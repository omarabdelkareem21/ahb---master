==> flow/design.v <==
module MasterAHB #(parameter AddresseWidth = 32 , parameter DataWidth = 32 , parameter InWidth = 32  , parameter ControlWidth = 16) (
	input wire HREADY,
	input wire HRESP,
	input wire [AddresseWidth -1 : 0] InAddresse,
	input wire [InWidth -1 : 0] InWData,
	input wire [ControlWidth - 1 : 0] InCotrol,
	output reg [DataWidth - 1 : 0] OutRData,
	input wire HRESETn,
	input wire HCLK,
	input wire [DataWidth - 1 : 0] HRDATA,
	output reg [AddresseWidth - 1 : 0] HADDR,
	output reg HWRITE,
	output reg [2 : 0] HSIZE,
	output reg [2 : 0] HBURST,
	output reg [1 : 0] HTRANS,
	output reg [DataWidth -1 : 0] HWDATA
);
reg [3 : 0] CurrentState , NextState;
reg ReadWrite ;
reg OverLap ;
reg MasterOn ;
reg DataOut ; 
reg StayInc ;
wire SimpleINCR ;
wire BusySignal ;
assign BusySignal = InCotrol [11];
assign SimpleINCR = (InCotrol [10 : 8] == 3'b000) ? 1'd1 : 1'd0;
wire Stop ;
assign Stop = InCotrol [15];
localparam [3 : 0] Start = 'd0,
				   Addresse = 'd1,
				   Data = 'd2,
				   DataSeq = 'd3,
				   AddresseINCR = 'd4,
				   BUSYSTATE = 'd5;
localparam [1 : 0] IDLE = 2'b00,
				   BUSY = 2'b01,
				   NONSEQ = 2'b10,
				   SEQ = 2'b11;
always @(posedge HCLK or negedge HRESETn)
begin 
	if (!HRESETn)
		begin
			CurrentState <= Start ;
			HSIZE <= 3'b010;
			HBURST <= 3'b000;
		end
	else
		begin
			CurrentState <= NextState ;
			if (CurrentState == Start)
				begin
					HBURST <= InCotrol [10 : 8];
					HSIZE <= InCotrol [14 : 12];
				end
		end
	end
always @(posedge HCLK or negedge HRESETn)
begin 
	if (!HRESETn)
		begin
			HADDR <= 'D0;
			HTRANS <= IDLE ;
			HWRITE <= 'D0;
		end
	else
		begin
			if ( OverLap | MasterOn )
				begin
					HADDR <= InAddresse;
					HTRANS <= NONSEQ ;
					HWRITE <= ReadWrite;
				end
			else if ((StayInc) & !Stop)
				begin
					HADDR <= HADDR + (1<<HSIZE);
					HTRANS <= SEQ ;
				end
			else
				begin
					if (HREADY)
						begin
							HTRANS <= IDLE ;
							HWRITE <= 'D0;
						end
				end
		end
	end
always @(posedge HCLK or negedge HRESETn)
begin 
	if (!HRESETn)
		begin
			HWDATA <= 'D0;
			OutRData <= 'D0;
		end
	else
		begin
			if ( DataOut)
				begin
					HWDATA <= InWData;
					OutRData <= HRDATA ;
				end
		end
	end
always @(*)
begin
NextState = CurrentState ;
OverLap = 1'd0;
DataOut = 1'd0;
StayInc = 1'd0 ;
	case (CurrentState)
			Start :
				begin
					StayInc = 1'd0 ;
					OverLap = 1'd0;
					DataOut = 1'd0;
					if (MasterOn)
						begin
							if (SimpleINCR)
								begin
									NextState = Addresse;
								end
							else
								begin
									NextState = AddresseINCR;
								end
						end
					else
						begin
							NextState = Start;
						end
				end
			Addresse : 
				begin
				if (HREADY)
					begin
							NextState = Data ;
							DataOut = 1'd1;
							StayInc = 1'd0 ;
							if (MasterOn)
								begin
									OverLap = 1'd1; 
								end
							else
								begin
									OverLap = 1'd0;
								end
					end
				else
					begin
						NextState = Addresse ;
						DataOut = 1'd0;
						StayInc = 1'd0 ;
						OverLap = 1'd0;
					end
				end
			Data :
				begin
				if (HREADY)
					begin
							StayInc = 1'd0 ;
							if (MasterOn)
								begin
									OverLap = 1'd1;
									NextState = Data ;
									DataOut = 1'd1;
								end
							else
								begin
									OverLap = 1'd0;
									NextState = Start ;
									DataOut = 1'd1;
								end
					end
				else
					begin
						NextState = Data ;
						StayInc = 1'd0;
						OverLap = 1'd0;
						DataOut = 1'd0;
					end
				end
			DataSeq :
				begin
					if (!BusySignal)
						begin
							if (HREADY)
								begin
									if (!Stop)
										begin
											StayInc = 1'd1;
											NextState = DataSeq ;
											DataOut = 1'd1;
											OverLap = 1'd0; 
										end
									else if (Stop & MasterOn)
										begin
											OverLap = 1'd1; 
											NextState = DataSeq ;
											StayInc = 1'd0 ;
											DataOut = 1'd1;
										end
									else
										begin
											StayInc = 1'd0;
											OverLap = 1'd0; 
											NextState = Start ;
											DataOut = 1'd1;
										end
								end
							else
								begin
									StayInc = 1'd0;
									OverLap = 1'd0; 
									NextState = DataSeq ;
									DataOut = 1'd0;
								end
						end
					else
						begin
							StayInc = 1'd1;
							OverLap = 1'd0; 
							NextState = BUSYSTATE ;
							DataOut = 1'd1;
						end
				end
			AddresseINCR :
				begin
					if (!BusySignal)
						begin
							if (HREADY)
								begin
									NextState = DataSeq ;
									DataOut = 1'd1;
									if (!Stop)
										begin
											OverLap = 1'd0; 
											StayInc = 1'd1 ;
										end
									else if (Stop & MasterOn)
										begin
											OverLap = 1'd1; 
											StayInc = 1'd0 ;
										end
									else
										begin
											OverLap = 1'd0;
											StayInc = 1'd0 ;
										end
								end
							else
								begin
									StayInc = 1'd0;
									OverLap = 1'd0; 
									NextState = AddresseINCR ;
									DataOut = 1'd0;
								end
						end
					else
						begin
							StayInc = 1'd1;
							OverLap = 1'd0; 
							NextState = BUSYSTATE ;
							DataOut = 1'd1;
						end
				end
			BUSYSTATE :
				begin
					if (MasterOn)
						begin
					StayInc = 1'd0 ;
					OverLap = 1'd0;
					DataOut = 1'd0;
							if (SimpleINCR)
								begin
									NextState = Addresse;
								end
							else
								begin
									NextState = AddresseINCR;
								end
						end
					else
						begin
							if (InCotrol [7 : 0]== 'hCC)
								begin
									NextState = DataSeq ;
									DataOut = 1'd0;
									if (!Stop)
										begin
											OverLap = 1'd0; 
											StayInc = 1'd0 ;
										end
									else if (Stop & MasterOn)
										begin
											OverLap = 1'd1; 
											StayInc = 1'd0 ;
										end
									else
										begin
											OverLap = 1'd0;
											StayInc = 1'd0 ;
										end
								end
							else
								begin
									NextState = Start ;
								end
						end
				end
			default :
				begin
					NextState = Start;
					OverLap = 1'd0;
					DataOut = 1'd0;
					StayInc = 1'd0 ;
				end
	endcase
end
always@(*)
	begin
		ReadWrite = 1'd0;
		MasterOn = 1'd0;
		if (InCotrol [7 : 0]== 'hAA)
			begin
				ReadWrite = 1'd1;
				MasterOn = 1'd1;
			end
		else if (InCotrol [7 : 0]== 'hBB)
			begin
				ReadWrite = 1'd0;
				MasterOn = 1'd1;
			end
		else
			begin
				ReadWrite = 1'd0;
				MasterOn = 1'd0;
			end
	end
endmodule
### From RTL to reports: MasterAHB

The steps from the RTL of MasterAHB to its reports follow in flow order.
Lines are those of the file above, counted from 1.
Cell names lack the library's common part.
Not given: --

| design | value |
|---|---|
| top module | MasterAHB |
| clock | HCLK |
| standard-cell library | sky130hd |
| timing corner | tt_025C_1v80 |

### Elaborated design

Counts by Yosys on the flattened word-level netlist (proc, flatten, opt, wreduce; memories kept). Register bits leave out memories and registers merged into their read ports (data or address). Print and check cells are left out. Cells with the same type and inputs are merged into one.

| cells by class | value |
|---|---|
| $add $sub $neg | 1 |
| multiply operators | 0 |
| div/mod/pow operators | 0 |
| order comparisons | 0 |
| equal/unequal tests | 9 |
| shift operators | 1 |
| mux-type cells | 42 |
| bitwise logic cells | 3 |
| reductions and logical operators | 9 |

Operator list:

| cell | count |
|---|---|
| two-way mux 32 bit | 2 |
| left shift 1 x 3 -> 32 bit with constant A | 1 |
| adder 32 bit | 1 |
| equality test 8 bit with constant B | 3 |
| two-way mux 1 bit | 21 |
| two-way mux 2 bit | 10 |
| parallel mux 3 bit (select 6 bit) | 1 |
| two-way mux 3 bit | 6 |
| equality test 3 x 2 -> 1 bit with constant B | 2 |
| equality test 3 bit with constant B | 2 |
| nonzero test 2 bit | 2 |
| OR reduction 2 bit | 2 |
| logical NOT 4 bit | 1 |
| equality test 3 x 1 -> 1 bit with constant B | 1 |
| logical NOT 3 bit | 1 |
| nonzero test 3 bit | 1 |
| parallel mux 1 bit (select 3 bit) | 1 |
| bitwise AND 1 bit | 2 |
| inequality test 2 bit with constant B | 1 |
| AND reduction 2 bit | 1 |
| parallel mux 1 bit (select 2 bit) | 1 |
| OR 1 bit | 1 |
| logical NOT 1 bit | 1 |

| word-level totals | value |
|---|---|
| register bits after elaboration | 108 |
| bits in latches | 0 |
| RAM bits | 0 |
| ROM bits | 0 |
| clocked read ports x word width | 0 |
| memories kept | 0 |
| input port bits | 116 |
| output and inout bits | 105 |
| cells after elaboration | 73 |

### Depth

Yosys ltp: most cells in a row. Word level: on the elaborated netlist, between registers, memories and ports. Mapped: between sequential cells and ports; inverters and the memories' decode and read muxes count.

| logic depth | value |
|---|---|
| depth after elaboration | 12 |
| ABC_AREA | 0 |
| gate-level depth with buffers | 8 |
| gate-level depth less buffers | 8 |

### Netlist

Yosys stat after the flow's synthesis: flattened, memories mapped to cells. It holds for the ABC_AREA given above (unset counts as 0); a run with the other value may have another netlist.

Cell types:

| cell type | count | total area (µm²) |
|---|---|---|
| dfrtp_1 | 109 | 2.73E+03 |
| mux2_2 | 71 | 799.517 |
| nand2_1 | 36 | 135.13 |
| xor2_1 | 15 | 131.376 |
| o21ai_0 | 21 | 105.101 |
| ha_1 | 8 | 100.096 |
| a21oi_1 | 18 | 90.086 |
| nor2_1 | 23 | 86.333 |
| a31oi_1 | 11 | 68.816 |
| nand4_1 | 9 | 56.304 |
| dfstp_2 | 2 | 52.55 |
| o211ai_1 | 6 | 45.043 |
| or4_1 | 6 | 45.043 |
| xnor2_1 | 5 | 43.792 |
| nand3_1 | 8 | 40.038 |
| and3_1 | 6 | 37.536 |
| buf_2 | 7 | 35.034 |
| a21o_1 | 4 | 30.029 |

Other cell types: 42; their cells: 75.

| synthesis totals | value |
|---|---|
| mapped cells | 440 |
| synthesis area | 0.00523 mm² |
| area of sequential cells | 0.0027802 mm² |
| flip-flop cells | 111 |
| buffer cells | 16 |

### Path before layout

OpenSTA on the mapped netlist: ideal clock, no wires. The path of least setup slack (recovery checks aside). Input and output delay are each 20% of the period. Register names are those of the netlist, which keeps one name where synthesis merged equal registers.

| timing path after synthesis | value |
|---|---|
| path type | flip-flop to flip-flop |
| start | register HSIZE[1] |
| end | register HADDR[19] |
| period | 2.61 ns |
| library setup time | 0.082 ns |
| launch time at the first pin | 0.000 ns |
| data arrival time | 2.370 ns |
| data required time | 2.528 ns |
| slack | 0.158 ns |
| path delay | 2.452 ns |
| driving pins on the path | 8 |
| buffers on the path | 0 |
| period reached after synthesis | 2.452 ns |

"path delay" = arrival - input delay + setup time.
"driving pins on the path" counts driving pins, that of a launching flip-flop among them; a cell with two outputs on the path counts twice.
"period reached after synthesis" is the clock period less the worst setup slack; recovery checks do not enter. This is arithmetic on one report: input and output delays are still those of the set period (20% each).
Between the ends stands the longest chain of elaborated cells between them, by number of cells; it is not shown to be the way that was timed. Of several equally long chains one is given.
A line is the first line of the expression or statement that the cell stems from. Yosys adds cells for indexed reads and writes and turns some case tables into memories.
At most two assigning lines are given for a register; there are more.

| between the ends, after synthesis | value |
|---|---|
| path through | dfstp_2 > and3b_1 > ha_1 > nand3_2 > o211ai_2 > o21ai_2 > or4_1 > a31oi_1 |
| length of the longest elaborated chain | 4 |
| elaborated cells between the ends (all ways) | 4 |
| RTL lines with such cells | 3 |
| classes of those cells | add/sub: 1; shift: 1; mux: 2 |

Ends and longest elaborated chain, after synthesis:

| what | RTL line | text |
|---|---|---|
| start, declared | 13 | `output reg [2 : 0] HSIZE,` |
| start, assigned | 45 | `HSIZE <= 3'b010;` |
| start, assigned | 54 | `HSIZE <= InCotrol [14 : 12];` |
| left shift 1 x 3 -> 32 bit | 76 | `HADDR <= HADDR + (1<<HSIZE);` |
| adder 32 bit | 76 |  |
| two-way mux 32 bit | 74 | `else if ((StayInc) & !Stop)` |
| two-way mux 32 bit | 68 | `if ( OverLap \| MasterOn )` |
| end, assigned | 70 | `HADDR <= InAddresse;` |
| end, assigned | 76 |  |
| end, declared | 11 | `output reg [AddresseWidth - 1 : 0] HADDR,` |

### Timing after layout

Path of least setup slack in the final report of job 2 (OpenROAD, finished layout, wires in). Where an end is a register, its clock arrival counts in the times.

| timing path post-layout | value |
|---|---|
| path type | flip-flop to flip-flop |
| start | register HSIZE[1] |
| end | register HADDR[18] |
| period | 3.83 ns |
| library setup time | 0.06 ns |
| launch time at the first pin | 0.37 ns |
| data arrival time | 3.13 ns |
| data required time | 4.13 ns |
| slack | 1.01 ns |
| driving pins on the path | 8 |
| buffers on the path | 0 |

Between the ends stands the longest chain of elaborated cells between them, by number of cells; it is not shown to be the way that was timed. Of several equally long chains one is given.
At most two assigning lines are given for a register; there are more.

| between the ends, post-layout | value |
|---|---|
| path through | dfstp_2 > and3b_1 > ha_1 > o211ai_1 > o211ai_2 > nand4_2 > or4_1 > nand3_1 |
| length of the longest elaborated chain | 4 |
| elaborated cells between the ends (all ways) | 4 |
| RTL lines with such cells | 3 |
| classes of those cells | add/sub: 1; shift: 1; mux: 2 |

Ends and longest elaborated chain, post-layout:

| what | RTL line | text |
|---|---|---|
| start, declared | 13 | `output reg [2 : 0] HSIZE,` |
| start, assigned | 45 | `HSIZE <= 3'b010;` |
| start, assigned | 54 | `HSIZE <= InCotrol [14 : 12];` |
| left shift 1 x 3 -> 32 bit | 76 | `HADDR <= HADDR + (1<<HSIZE);` |
| adder 32 bit | 76 |  |
| two-way mux 32 bit | 74 | `else if ((StayInc) & !Stop)` |
| two-way mux 32 bit | 68 | `if ( OverLap \| MasterOn )` |
| end, assigned | 70 | `HADDR <= InAddresse;` |
| end, assigned | 76 |  |
| end, declared | 11 | `output reg [AddresseWidth - 1 : 0] HADDR,` |

Data sheet: physical implementation of MasterAHB

Measured data: module MasterAHB, platform sky130hd, 2 stored runs of the flow under differing settings, order arbitrary. Input and output delays are each 20% of the period that was set; the output load is 0.01 pF.
"achieved period": clock period set for the run, less the worst setup slack. It is reckoned from that one timing run; input and output delays stay at 20% of the period that was set.
"worst setup path time" is the time allowed to the run's worst setup path (the clock period less input and output delay, where it has them) less its slack. Clock arrival times count: a late capture clock shortens it, a late launch clock lengthens it.
"total design power": no workload was simulated; the value follows from the tool's default switching activity.

#### Job 1

| setting | value |
|---|---|
| period_ns | `1.38` |
| CORE_UTILIZATION | `69` |
| PLACE_DENSITY_LB_ADDON | `0.23` |
| CORE_MARGIN | `2` |
| CELL_PAD_IN_SITES_GLOBAL_PLACEMENT | `2` |
| ABC_AREA | `1` |
| GPL_TIMING_DRIVEN | `0` |
| GPL_ROUTABILITY_DRIVEN | `1` |
| CTS_CLUSTER_SIZE | `69` |
| MIN_ROUTING_LAYER | `met2` |
| CAP_MARGIN | `20` |
| SLEW_MARGIN | `20` |

No results, placement failed with FLW-0024.

#### Job 2

| setting | value |
|---|---|
| period_ns | `3.83` |
| CORE_UTILIZATION | `20` |
| PLACE_DENSITY | `0.95` |
| HOLD_SLACK_MARGIN | `0.26` |
| CORE_ASPECT_RATIO | `1.18` |
| CELL_PAD_IN_SITES_GLOBAL_PLACEMENT | `3` |
| GPL_ROUTABILITY_DRIVEN | `1` |
| MAX_ROUTING_LAYER | `met4` |
| CAP_MARGIN | `20` |
| CORE_MARGIN | `2` |
| SLEW_MARGIN | `20` |

| result | value |
|---|---|
| total design power | 3.144 mW |
| total die area | 0.0274637 mm² |
| worst setup slack after layout | 1.006 ns |
| final utilization | 31.8 % |
| setup total negative slack | 0.000 ns |
| achieved period | 2.824 ns |
| worst setup path time | 2.82 ns |
| worst path kind | flip-flop to flip-flop |
| standard-cell area after routing | 0.0082004 mm² |
| area of the synthesized netlist | 0.00523 mm² |
